==> flow/design.v <==
module DDS
(
	input	clk,
	input reset_n,
	input [31:0] in,
	output [11:0] out
);
	reg[31:0] DDSp  ;  
	reg[31:0] DDSd  ;  
	reg [7:0] sample ;
	reg [11:0] outReg ;
	assign out=outReg;
	initial begin
		DDSd=42949673 ;     
		DDSp=0;
		sample=0;
		outReg=0;
	end
	always @ (posedge clk or negedge reset_n) begin
		if (!reset_n) begin
			DDSp=0;
			sample=0;
		end
		else begin
			sample=DDSp[31:24]; 
			DDSp =DDSp+DDSd;
		end
	end
	always @ (sample) begin
		case(sample)
			8'd0: outReg<= 12'd2055;	
			8'd1: outReg<= 12'd2103;	
			8'd2: outReg<= 12'd2151;	
			8'd3: outReg<= 12'd2200;	
			8'd4: outReg<= 12'd2248;	
			8'd5: outReg<= 12'd2312;	
			8'd6: outReg<= 12'd2360;	
			8'd7: outReg<= 12'd2408;	
			8'd8: outReg<= 12'd2457;	
			8'd9: outReg<= 12'd2505;	
			8'd10: outReg<= 12'd2553;	
			8'd11: outReg<= 12'd2601;	
			8'd12: outReg<= 12'd2649;	
			8'd13: outReg<= 12'd2697;	
			8'd14: outReg<= 12'd2746;	
			8'd15: outReg<= 12'd2794;	
			8'd16: outReg<= 12'd2842;	
			8'd17: outReg<= 12'd2874;	
			8'd18: outReg<= 12'd2922;	
			8'd19: outReg<= 12'd2970;	
			8'd20: outReg<= 12'd3019;	
			8'd21: outReg<= 12'd3067;	
			8'd22: outReg<= 12'd3099;	
			8'd23: outReg<= 12'd3147;	
			8'd24: outReg<= 12'd3195;	
			8'd25: outReg<= 12'd3227;	
			8'd26: outReg<= 12'd3276;	
			8'd27: outReg<= 12'd3308;	
			8'd28: outReg<= 12'd3356;	
			8'd29: outReg<= 12'd3388;	
			8'd30: outReg<= 12'd3420;	
			8'd31: outReg<= 12'd3468;	
			8'd32: outReg<= 12'd3500;	
			8'd33: outReg<= 12'd3532;	
			8'd34: outReg<= 12'd3565;	
			8'd35: outReg<= 12'd3597;	
			8'd36: outReg<= 12'd3629;	
			8'd37: outReg<= 12'd3661;	
			8'd38: outReg<= 12'd3693;	
			8'd39: outReg<= 12'd3725;	
			8'd40: outReg<= 12'd3757;	
			8'd41: outReg<= 12'd3773;	
			8'd42: outReg<= 12'd3805;	
			8'd43: outReg<= 12'd3838;	
			8'd44: outReg<= 12'd3854;	
			8'd45: outReg<= 12'd3870;	
			8'd46: outReg<= 12'd3902;	
			8'd47: outReg<= 12'd3918;	
			8'd48: outReg<= 12'd3934;	
			8'd49: outReg<= 12'd3950;	
			8'd50: outReg<= 12'd3982;	
			8'd51: outReg<= 12'd3998;	
			8'd52: outReg<= 12'd4014;	
			8'd53: outReg<= 12'd4014;	
			8'd54: outReg<= 12'd4030;	
			8'd55: outReg<= 12'd4046;	
			8'd56: outReg<= 12'd4062;	
			8'd57: outReg<= 12'd4062;	
			8'd58: outReg<= 12'd4078;	
			8'd59: outReg<= 12'd4078;	
			8'd60: outReg<= 12'd4078;	
			8'd61: outReg<= 12'd4095;	
			8'd62: outReg<= 12'd4095;	
			8'd63: outReg<= 12'd4095;	
			8'd64: outReg<= 12'd4095;	
			8'd65: outReg<= 12'd4095;	
			8'd66: outReg<= 12'd4095;	
			8'd67: outReg<= 12'd4095;	
			8'd68: outReg<= 12'd4078;	
			8'd69: outReg<= 12'd4078;	
			8'd70: outReg<= 12'd4078;	
			8'd71: outReg<= 12'd4062;	
			8'd72: outReg<= 12'd4062;	
			8'd73: outReg<= 12'd4046;	
			8'd74: outReg<= 12'd4030;	
			8'd75: outReg<= 12'd4014;	
			8'd76: outReg<= 12'd4014;	
			8'd77: outReg<= 12'd3998;	
			8'd78: outReg<= 12'd3982;	
			8'd79: outReg<= 12'd3950;	
			8'd80: outReg<= 12'd3934;	
			8'd81: outReg<= 12'd3918;	
			8'd82: outReg<= 12'd3902;	
			8'd83: outReg<= 12'd3870;	
			8'd84: outReg<= 12'd3854;	
			8'd85: outReg<= 12'd3838;	
			8'd86: outReg<= 12'd3805;	
			8'd87: outReg<= 12'd3773;	
			8'd88: outReg<= 12'd3757;	
			8'd89: outReg<= 12'd3725;	
			8'd90: outReg<= 12'd3693;	
			8'd91: outReg<= 12'd3661;	
			8'd92: outReg<= 12'd3629;	
			8'd93: outReg<= 12'd3597;	
			8'd94: outReg<= 12'd3565;	
			8'd95: outReg<= 12'd3532;	
			8'd96: outReg<= 12'd3500;	
			8'd97: outReg<= 12'd3468;	
			8'd98: outReg<= 12'd3420;	
			8'd99: outReg<= 12'd3388;	
			8'd100: outReg<= 12'd3356;	
			8'd101: outReg<= 12'd3308;	
			8'd102: outReg<= 12'd3276;	
			8'd103: outReg<= 12'd3227;	
			8'd104: outReg<= 12'd3195;	
			8'd105: outReg<= 12'd3147;	
			8'd106: outReg<= 12'd3099;	
			8'd107: outReg<= 12'd3067;	
			8'd108: outReg<= 12'd3019;	
			8'd109: outReg<= 12'd2970;	
			8'd110: outReg<= 12'd2922;	
			8'd111: outReg<= 12'd2874;	
			8'd112: outReg<= 12'd2842;	
			8'd113: outReg<= 12'd2794;	
			8'd114: outReg<= 12'd2746;	
			8'd115: outReg<= 12'd2697;	
			8'd116: outReg<= 12'd2649;	
			8'd117: outReg<= 12'd2601;	
			8'd118: outReg<= 12'd2553;	
			8'd119: outReg<= 12'd2505;	
			8'd120: outReg<= 12'd2457;	
			8'd121: outReg<= 12'd2408;	
			8'd122: outReg<= 12'd2360;	
			8'd123: outReg<= 12'd2312;	
			8'd124: outReg<= 12'd2248;	
			8'd125: outReg<= 12'd2200;	
			8'd126: outReg<= 12'd2151;	
			8'd127: outReg<= 12'd2103;	
			8'd128: outReg<= 12'd2055;	
			8'd129: outReg<= 12'd2007;	
			8'd130: outReg<= 12'd1959;	
			8'd131: outReg<= 12'd1911;	
			8'd132: outReg<= 12'd1862;	
			8'd133: outReg<= 12'd1798;	
			8'd134: outReg<= 12'd1750;	
			8'd135: outReg<= 12'd1702;	
			8'd136: outReg<= 12'd1654;	
			8'd137: outReg<= 12'd1605;	
			8'd138: outReg<= 12'd1557;	
			8'd139: outReg<= 12'd1509;	
			8'd140: outReg<= 12'd1461;	
			8'd141: outReg<= 12'd1413;	
			8'd142: outReg<= 12'd1365;	
			8'd143: outReg<= 12'd1316;	
			8'd144: outReg<= 12'd1268;	
			8'd145: outReg<= 12'd1236;	
			8'd146: outReg<= 12'd1188;	
			8'd147: outReg<= 12'd1140;	
			8'd148: outReg<= 12'd1092;	
			8'd149: outReg<= 12'd1043;	
			8'd150: outReg<= 12'd1011;	
			8'd151: outReg<= 12'd963;	
			8'd152: outReg<= 12'd915;	
			8'd153: outReg<= 12'd883;	
			8'd154: outReg<= 12'd835;	
			8'd155: outReg<= 12'd802;	
			8'd156: outReg<= 12'd754;	
			8'd157: outReg<= 12'd722;	
			8'd158: outReg<= 12'd690;	
			8'd159: outReg<= 12'd642;	
			8'd160: outReg<= 12'd610;	
			8'd161: outReg<= 12'd578;	
			8'd162: outReg<= 12'd546;	
			8'd163: outReg<= 12'd513;	
			8'd164: outReg<= 12'd481;	
			8'd165: outReg<= 12'd449;	
			8'd166: outReg<= 12'd417;	
			8'd167: outReg<= 12'd385;	
			8'd168: outReg<= 12'd353;	
			8'd169: outReg<= 12'd337;	
			8'd170: outReg<= 12'd305;	
			8'd171: outReg<= 12'd273;	
			8'd172: outReg<= 12'd256;	
			8'd173: outReg<= 12'd240;	
			8'd174: outReg<= 12'd208;	
			8'd175: outReg<= 12'd192;	
			8'd176: outReg<= 12'd176;	
			8'd177: outReg<= 12'd160;	
			8'd178: outReg<= 12'd128;	
			8'd179: outReg<= 12'd112;	
			8'd180: outReg<= 12'd96;	
			8'd181: outReg<= 12'd96;	
			8'd182: outReg<= 12'd80;	
			8'd183: outReg<= 12'd64;	
			8'd184: outReg<= 12'd48;	
			8'd185: outReg<= 12'd48;	
			8'd186: outReg<= 12'd32;	
			8'd187: outReg<= 12'd32;	
			8'd188: outReg<= 12'd32;	
			8'd189: outReg<= 12'd16;	
			8'd190: outReg<= 12'd16;	
			8'd191: outReg<= 12'd16;	
			8'd192: outReg<= 12'd16;	
			8'd193: outReg<= 12'd16;	
			8'd194: outReg<= 12'd16;	
			8'd195: outReg<= 12'd16;	
			8'd196: outReg<= 12'd32;	
			8'd197: outReg<= 12'd32;	
			8'd198: outReg<= 12'd32;	
			8'd199: outReg<= 12'd48;	
			8'd200: outReg<= 12'd48;	
			8'd201: outReg<= 12'd64;	
			8'd202: outReg<= 12'd80;	
			8'd203: outReg<= 12'd96;	
			8'd204: outReg<= 12'd96;	
			8'd205: outReg<= 12'd112;	
			8'd206: outReg<= 12'd128;	
			8'd207: outReg<= 12'd160;	
			8'd208: outReg<= 12'd176;	
			8'd209: outReg<= 12'd192;	
			8'd210: outReg<= 12'd208;	
			8'd211: outReg<= 12'd240;	
			8'd212: outReg<= 12'd256;	
			8'd213: outReg<= 12'd273;	
			8'd214: outReg<= 12'd305;	
			8'd215: outReg<= 12'd337;	
			8'd216: outReg<= 12'd353;	
			8'd217: outReg<= 12'd385;	
			8'd218: outReg<= 12'd417;	
			8'd219: outReg<= 12'd449;	
			8'd220: outReg<= 12'd481;	
			8'd221: outReg<= 12'd513;	
			8'd222: outReg<= 12'd546;	
			8'd223: outReg<= 12'd578;	
			8'd224: outReg<= 12'd610;	
			8'd225: outReg<= 12'd642;	
			8'd226: outReg<= 12'd690;	
			8'd227: outReg<= 12'd722;	
			8'd228: outReg<= 12'd754;	
			8'd229: outReg<= 12'd802;	
			8'd230: outReg<= 12'd835;	
			8'd231: outReg<= 12'd883;	
			8'd232: outReg<= 12'd915;	
			8'd233: outReg<= 12'd963;	
			8'd234: outReg<= 12'd1011;	
			8'd235: outReg<= 12'd1043;	
			8'd236: outReg<= 12'd1092;	
			8'd237: outReg<= 12'd1140;	
			8'd238: outReg<= 12'd1188;	
			8'd239: outReg<= 12'd1236;	
			8'd240: outReg<= 12'd1268;	
			8'd241: outReg<= 12'd1316;	
			8'd242: outReg<= 12'd1365;	
			8'd243: outReg<= 12'd1413;	
			8'd244: outReg<= 12'd1461;	
			8'd245: outReg<= 12'd1509;	
			8'd246: outReg<= 12'd1557;	
			8'd247: outReg<= 12'd1605;	
			8'd248: outReg<= 12'd1654;	
			8'd249: outReg<= 12'd1702;	
			8'd250: outReg<= 12'd1750;	
			8'd251: outReg<= 12'd1798;	
			8'd252: outReg<= 12'd1862;	
			8'd253: outReg<= 12'd1911;	
			8'd254: outReg<= 12'd1959;	
			8'd255: outReg<= 12'd2007;	
			default outReg=12'd0;
		endcase
	end
endmodule
# From RTL to reports: DDS
# The steps from the RTL of DDS to its reports follow in flow order.
# Line numbers count from 1 in the design file above.
# Cell names lack the library's common part.
# A cell with -- has no value.
[setup]
top = "DDS"
clock = "clk"
library = "sky130hd"
corner = "tt_025C_1v80"

# Word level
# Source: Yosys, flattened and elaborated, memories not mapped. Widths are those after wreduce; folded enables and synchronous resets count as part of the registers. Registers that Yosys merges into a memory's read port (data or address) are not register bits. Print and check cells do not count. Equal cells are merged and count once.
# Memory sizes are those after Yosys's memory passes, which may raise the word count (mostly to a power of two), join words into wider ones and drop unused or constant bits.
[op_classes]
n_addsub = 1
[ops]
columns = ["operator", "n"]
rows = [
  ["adder 32 x 26 -> 32 bit with constant B", 1],
]
[bits]
mem_count = 1
regBits = 40
romBits = 3072
inputBits = 34
[mem_list]
columns = ["name", "size", "word_bits", "read_ports", "write_ports", "line", "text"]
rows = [
  ["(name not given)", 256, 12, 1, 0, 30, "case(sample)"],
]

# Logic depth
# Yosys ltp: most cells in a row. Word level: on the elaborated netlist, between registers, memories and ports. Mapped: between sequential cells and ports; inverters and the memories' decode and read muxes count.
[logic_depth]
ltp_word = 1
ABC_AREA = 1
mapped_depth = 15

# Synthesis result
# The flow's flattened synthesis, as Yosys stat reports it; memories are mapped. The netlist is that of the ABC_AREA named above (0 if unset); the other value can give another one.
# Totals and module areas in this step are rounded.
[mapped]
sequential_area_mm2 = 0.001
synth_area_mm2 = 0.00432
buffers = 27
cells = 749
ffs = 40
[by_type]
columns = ["cell", "n"]
rows = [
  ["nand2_1", 278],
  ["dfrtp_1", 40],
  ["nand3_1", 84],
  ["inv_1", 72],
  ["nor2_1", 67],
  ["o21ai_0", 42],
  ["a21oi_1", 41],
  ["ha_1", 13],
  ["xor2_1", 17],
  ["nand4_1", 10],
  ["buf_2", 12],
  ["o211ai_1", 7],
  ["nor3_1", 10],
  ["buf_4", 6],
  ["buf_6", 3],
  ["nor2_2", 5],
  ["a22oi_1", 3],
  ["clkbuf_1", 6],
]
# Other cell types: 20; their cells: 33.

# Timing after synthesis
# OpenSTA on the mapped netlist: ideal clock, no wires. The path of least setup slack (recovery checks aside). Input and output delay are each 20% of the period. Register names are those of the netlist, which keeps one name where synthesis merged equal registers.
[synth_path]
path_kind = "register -> output"
start = "reg sample[1]"
end = "out out[6]"
t_arrival_ps = 1879
path_stages = 13
setup_slack_ps = 1833
path_delay_ps = 1879
path_buffers = 0
output_delay_ps = 928
clock_period_ps = 4640
period_less_setup_slack_ps = 2807
# "path_delay_ps" is the arrival time less input delay plus setup time.
# A path that ends at an output port has no setup time.
# "path_stages" counts driving pins, that of a launching flip-flop among them; a cell with two outputs on the path counts twice.
# "period_less_setup_slack_ps" is the clock period less the worst setup slack; recovery checks do not enter. This is arithmetic on one report: input and output delays are still those of the set period (20% each).
# The rows between start and end are the longest chain of elaborated cells between them; the timing report does not say that the signal goes this way. Where chains are equally long, one stands for them.
# A line is the first line of the expression or statement that the cell stems from. Yosys adds cells for indexed reads and writes and turns some case tables into memories.
# The chain passes a memory read, where the word-level depth is cut; so it can be longer than that depth.
[synth_via]
path_cell_list = "dfrtp_1 inv_1 ha_1 inv_1 nand2_1 nand2_1 o21ai_0 nand2_1 nand2_1 nand2_1 nand2_1 nor2_1 nor2_1"
elab_chain_len = 1
cells_between = 1
cone_lines = 1
cone_classes = "memory: 1"
[synth_lines]
columns = ["element", "line", "text"]
rows = [
  ["from (decl)", 10, "reg [7:0] sample ;"],
  ["from (assign)", 22, "sample=0;"],
  ["from (assign)", 25, "sample=DDSp[31:24];"],
  ["memory (256 x 12 bit)", 30, "case(sample)"],
  ["to (decl)", 6, "output [11:0] out"],
]

# Path in the finished layout
# Path of least setup slack in the final report of run 1 (OpenROAD, finished layout, wires in). Where an end is a register, its clock arrival counts in the times.
# The path's times are printed in steps of 10 ps; the period is the one set.
[layout_path]
path_kind = "register -> output"
start = "reg sample[2]"
end = "out out[0]"
setup_slack_ps = 1660
path_buffers = 1
t_arrival_ps = 3430
output_delay_ps = 1270
path_stages = 12
clock_period_ps = 6360
# The rows between start and end are the longest chain of elaborated cells between them; the timing report does not say that the signal goes this way. Where chains are equally long, one stands for them.
# The chain passes a memory read, where the word-level depth is cut; so it can be longer than that depth.
[layout_via]
path_cell_list = "dfrtp_1 inv_2 nand2_1 inv_1 nor2_1 o21ai_0 nand2_1 a21oi_1 nand2_1 nand2_1 nand2_1 clkdlybuf4s50_1"
elab_chain_len = 1
cells_between = 1
cone_lines = 1
cone_classes = "memory: 1"
[layout_lines]
columns = ["element", "line", "text"]
rows = [
  ["from (decl)", 10, "reg [7:0] sample ;"],
  ["from (assign)", 22, "sample=0;"],
  ["from (assign)", 25, "sample=DDSp[31:24];"],
  ["memory (256 x 12 bit)", 30, "case(sample)"],
  ["to (decl)", 6, "output [11:0] out"],
]

# Record of 2 stored runs of the RTL-to-layout flow on DDS, platform sky130hd. The runs are unordered. Constraints: input delay and output delay 20% of the set period each, output load 0.01 pF.
# "achievedPeriod_ps" means the clock period less the worst setup slack. The figure is calculated, with input and output delays left at 20% of the set period.
# "worstPathTime_ps" = time allowed to the worst setup path (clock period - input delay - output delay, where it has them) - its slack; a late launch clock adds to it, a late capture clock takes from it.
# "totalPower_uw" rests on the timing tool's default activity at the inputs, not on a simulated workload.
# "worstPathTime_ps" is given in steps of 10 ps.
# The measured numbers are rounded.

[[run]]
name = "run 1"
[run.settings]
period_ns = 6.36
CORE_UTILIZATION = 69
PLACE_DENSITY = 0.91
HOLD_SLACK_MARGIN = 0.05
CORE_MARGIN = 5
CELL_PAD_IN_SITES_GLOBAL_PLACEMENT = 0
ABC_AREA = 1
CTS_CLUSTER_DIAMETER = 364
MIN_ROUTING_LAYER = "met1"
MAX_ROUTING_LAYER = "met4"
CAP_MARGIN = 20
SLEW_MARGIN = 20
[run.results]
finish.utilization_frac = 0.753
final_die_area_mm2 = 0.00795
totalPower_uw = 463
achievedPeriod_ps = 4702
worstPathTime_ps = 3430
worstPathKind = "register -> output"
yosys_chip_area_mm2 = 0.00432
worst_setup_slack_ps = 1660
fin_hold_ws_ps = 406
tns_setup_ps = 0
cell_area_final_mm2 = 0.00451

[[run]]
name = "run 2"
[run.settings]
period_ns = 3.65
CORE_UTILIZATION = 32
CAP_MARGIN = 20
CORE_MARGIN = 2
SLEW_MARGIN = 20
[run.results]
finish.utilization_frac = 0.382
final_die_area_mm2 = 0.0138
totalPower_uw = 939
achievedPeriod_ps = 3583
worstPathTime_ps = 2850
worstPathKind = "register -> output"
yosys_chip_area_mm2 = 0.00412
worst_setup_slack_ps = 67
fin_hold_ws_ps = 394
tns_setup_ps = 0
cell_area_final_mm2 = 0.00482
